==> flow/design.v <==
module vga_controller #(
   parameter h_pixels   = 640,    
   parameter h_fp       = 16,     
   parameter h_pulse    = 96,     
   parameter h_bp       = 48,     
   parameter h_pol      = 1'b0,   
   parameter v_pixels   = 480,    
   parameter v_fp       = 10,     
   parameter v_pulse    = 2,      
   parameter v_bp       = 33,     
   parameter v_pol      = 1'b0    
)( input pixel_clk,            
   input reset_n,              
   output reg h_sync,          
   output reg v_sync,          
   output reg disp_ena,        
   output reg [31:0] column,   
   output reg [31:0] row       
   );
   localparam h_period = h_pulse + h_bp + h_pixels + h_fp;
   localparam v_period = v_pulse + v_bp + v_pixels + v_fp;
   reg [$clog2(h_period)-1:0] h_count;
   reg [$clog2(v_period)-1:0] v_count;
   always @(posedge pixel_clk) begin
      if (reset_n == 1'b1) begin
         h_count  <= 0;
         v_count  <= 0;
         h_sync   <= ~ h_pol;
         v_sync   <= ~ v_pol;
         disp_ena <= 1'b0;
         column   <= 0;
         row      <= 0;
      end else begin
         if (h_count < h_period - 1) begin
            h_count <= h_count + 1;
         end else begin
            h_count <= 0;
            if (v_count < v_period - 1) begin
               v_count <= v_count + 1;
            end else begin
               v_count <= 0;
            end
         end
         if ( (h_count < h_pixels + h_fp) || (h_count > h_pixels + h_fp + h_pulse) ) begin
            h_sync <= ~ h_pol;
         end else begin
            h_sync <= h_pol;
         end
         if ( (v_count < v_pixels + v_fp) || (v_count > v_pixels + v_fp + v_pulse) ) begin
            v_sync <= ~ v_pol;
         end else begin
            v_sync <= v_pol;
         end
         if (h_count < h_pixels) begin
            column <= h_count;
         end
         if (v_count < v_pixels) begin
            row <= v_count;
         end
         if (h_count < h_pixels && v_count < v_pixels) begin
            disp_ena <= 1'b1;
         end else begin
            disp_ena <= 1'b0;
         end
      end
   end
endmodule
### From RTL to reports: vga_controller

The steps from the RTL of vga_controller to its reports follow in flow order.
Line numbers count from 1 in the design file above.
Operators carry their Yosys type and port widths (W data, S select, Z words).
Cell names lack the library's common part.
A cell with -- has no value.

| inputs | value |
|---|---|
| top | vga_controller |
| clock | pixel_clk |
| library | sky130hd |
| library corner | tt_025C_1v80 |

### Word level

Counts by Yosys on the flattened word-level netlist (proc, flatten, opt, wreduce; memories kept). Register bits leave out memories and registers merged into their read ports (data or address); mux counts leave out enables and synchronous resets folded into registers. Print and check cells are left out. Cells with the same type and inputs are merged into one.

| word-level totals | value |
|---|---|
| flip-flop bits (word level) | 43 |
| output and inout bits | 67 |

| operators by class | value |
|---|---|
| add/subtract/negate cells | 2 |
| order comparisons | 8 |
| multiplexer cells | 4 |
| bitwise logic cells | 1 |
| reduce/logical cells | 4 |

Operator list:

| kind | count |
|---|---|
| $lt A10 B10 Y1 const B | 4 |
| $add A10 B1 Y10 const B | 2 |
| $lt A10 B9 Y1 const B | 2 |
| $gt A10 B10 Y1 const B | 1 |
| $gt A10 B9 Y1 const B | 1 |
| $mux W10 | 1 |
| $mux W1 | 3 |
| $logic_or A1 B1 Y1 | 2 |
| $reduce_or A2 Y1 | 1 |
| $logic_and A1 B1 Y1 | 1 |
| $not A1 Y1 | 1 |

### Logic depth

Longest topological path by Yosys (ltp), each cell counted once; first at word level (registers and memories cut), then after technology mapping (sequential cells cut; the memories' decode and read muxes count).

| logic depth | value |
|---|---|
| depth in word-level cells | 3 |
| ABC_AREA | 0 |
| gate-level depth with buffers | 6 |
| gate-level depth less buffers | 5 |

### Netlist

Source: synth_stat.txt of the flow (Yosys; design flattened, memories mapped). It holds for the ABC_AREA given above (unset counts as 0); a run with the other value may have another netlist.

| mapped netlist | value |
|---|---|
| cells in the netlist | 256 |
| synthesis area | 2195.9 um^2 |
| mapped flip-flops | 43 |
| buffer cells | 59 |

Cells by type:

| type | count | area in all (um^2) |
|---|---|---|
| dfxtp_1 | 43 | 860.826 |
| buf_4 | 44 | 330.317 |
| nor2_1 | 27 | 101.347 |
| nand2_1 | 19 | 71.318 |
| mux2i_1 | 7 | 70.067 |
| a21oi_1 | 12 | 60.058 |
| o21ai_0 | 11 | 55.053 |
| clkbuf_1 | 14 | 52.55 |
| ha_1 | 4 | 50.048 |
| o221a_2 | 4 | 45.043 |
| xor2_1 | 5 | 43.792 |
| a32o_1 | 4 | 40.038 |
| nand3_1 | 7 | 35.034 |
| nor3_1 | 7 | 35.034 |
| nand4_1 | 5 | 31.28 |
| inv_1 | 8 | 30.029 |
| xnor2_1 | 3 | 26.275 |
| and3_1 | 4 | 25.024 |

Other cell types: 21; their cells: 28.

### Worst setup path after synthesis

Path of least setup slack by OpenSTA after synthesis, without wires, with an ideal clock, recovery checks aside; 20% of the period is set as input and as output delay. Where synthesis merged equal registers, the netlist keeps one of their names.

| path post-synthesis | value |
|---|---|
| path type | reg-to-reg |
| from | register v_count[8] |
| to | register v_count[6] |
| clock period | 1980 ps |
| setup time | 59 ps |
| launch time at the first pin | 0 ps |
| arrival | 1494 ps |
| required time | 1921 ps |
| path slack | 427 ps |
| delay of the path | 1553 ps |
| driving pins on the path | 5 |
| synthesis period reached | 1553 ps |

"delay of the path" is the arrival time less input delay plus setup time.
"driving pins on the path" counts driving pins, that of a launching flip-flop among them; a cell with two outputs on the path counts twice.
"synthesis period reached" = period - worst setup slack (recovery checks aside). The figure is calculated, with input and output delays left at 20% of the set period.
The rows between start and end are the longest chain of elaborated cells between them; the timing report does not say that the signal goes this way. Where chains are equally long, one stands for them.
Each line given opens the expression or statement behind the cell; cells for indexed reads and writes are added by Yosys, which also makes memories of some case tables.
At most two assigning lines are given for a register; there are more.

| between the ends, post-synthesis | value |
|---|---|
| cell sequence | dfxtp_1 > or4_4 > o31a_4 > o211ai_1 > o211a_1 |
| length of the longest elaborated chain | 2 |

Ends and longest elaborated chain, post-synthesis:

| element | RTL line | RTL |
|---|---|---|
| start, declared | 23 | `reg [$clog2(v_period)-1:0] v_count;` |
| start, assigned | 27 | `v_count  <= 0;` |
| start, assigned | 39 | `v_count <= v_count + 1;` |
| $lt A10 B10 Y1 | 38 | `if (v_count < v_period - 1) begin` |
| $mux W10 | 38 |  |
| end, assigned | 39 |  |
| end, assigned | 41 | `v_count <= 0;` |
| end, declared | 23 |  |

### Timing after layout

From the final timing report of run 1: the path of least setup slack in the routed layout; clock arrival at registers is part of the times.
The path's times are printed in steps of 10 ps; the period is the one set.

| path post-layout | value |
|---|---|
| path type | reg-to-output |
| from | register row[0] |
| to | output port row[0] |
| clock period | 3320 ps |
| launch time at the first pin | 280 ps |
| arrival | 1190 ps |
| required time | 2660 ps |
| path slack | 1460 ps |
| driving pins on the path | 2 |

| between the ends, post-layout | value |
|---|---|
| cell sequence | dfxtp_1 > clkdlybuf4s50_1 |
| length of the longest elaborated chain | 0 |

Ends and longest elaborated chain, post-layout:

| element | RTL line | RTL |
|---|---|---|
| start, declared | 18 | `output reg [31:0] row` |
| start, assigned | 32 | `row      <= 0;` |
| start, assigned | 58 | `row <= v_count;` |
| end, declared | 18 |  |

FLOW RESULTS
============

2 stored runs of vga_controller in the flow (synthesis by Yosys, layout by OpenROAD, sky130hd cells), in arbitrary order. Constraints: input delay and output delay 20% of the set period each, output load 0.01 pF.
By "clock period achieved" is meant the clock period of the run minus its worst setup slack. This is arithmetic on one report: input and output delays are still those of the set period (20% each).
"time used up by the worst setup path" means the part of the period allowed to the worst setup path (the constraints hold back 20% at inputs and 20% at outputs) less its slack; where the path has registers, the arrival times of their clocks count too.
By "total power after layout" is meant OpenSTA's value without simulated activity: inputs other than the clock are taken to toggle once in ten clock periods, and the tool carries that through the logic.
"time used up by the worst setup path" is known to 10 ps.

#### Run 1

| setting | value |
|---|---|
| period_ns | `3.32` |
| CORE_UTILIZATION | `16` |
| SETUP_SLACK_MARGIN | `0.24` |
| PLACE_DENSITY_LB_ADDON | `0.0` |
| GPL_ROUTABILITY_DRIVEN | `1` |
| CTS_CLUSTER_DIAMETER | `226` |
| MIN_ROUTING_LAYER | `met1` |
| MAX_ROUTING_LAYER | `met4` |
| CAP_MARGIN | `20` |
| CORE_MARGIN | `2` |
| SLEW_MARGIN | `20` |

| result | value |
|---|---|
| total power after layout | 1165 uW |
| post-synthesis cell area | 2195.9 um^2 |
| utilization after routing | 19.6 % |
| clock period achieved | 1857 ps |
| time used up by the worst setup path | 1190 ps |
| worst setup path kind | reg-to-output |
| standard-cell area after layout | 2613.8 um^2 |
| smallest setup slack | 1463 ps |
| die size | 14677.3 um^2 |
| final setup TNS | 0 ps |

#### Run 2

| setting | value |
|---|---|
| period_ns | `1.87` |
| CORE_UTILIZATION | `62` |
| SETUP_SLACK_MARGIN | `0.18` |
| PLACE_DENSITY_LB_ADDON | `0.3` |
| CORE_ASPECT_RATIO | `1.01` |
| CELL_PAD_IN_SITES_DETAIL_PLACEMENT | `2` |
| TNS_END_PERCENT | `80` |
| ABC_AREA | `1` |
| CAP_MARGIN | `10` |
| CORE_MARGIN | `2` |
| SLEW_MARGIN | `20` |

Unfinished; error DPL-0033 in placement.
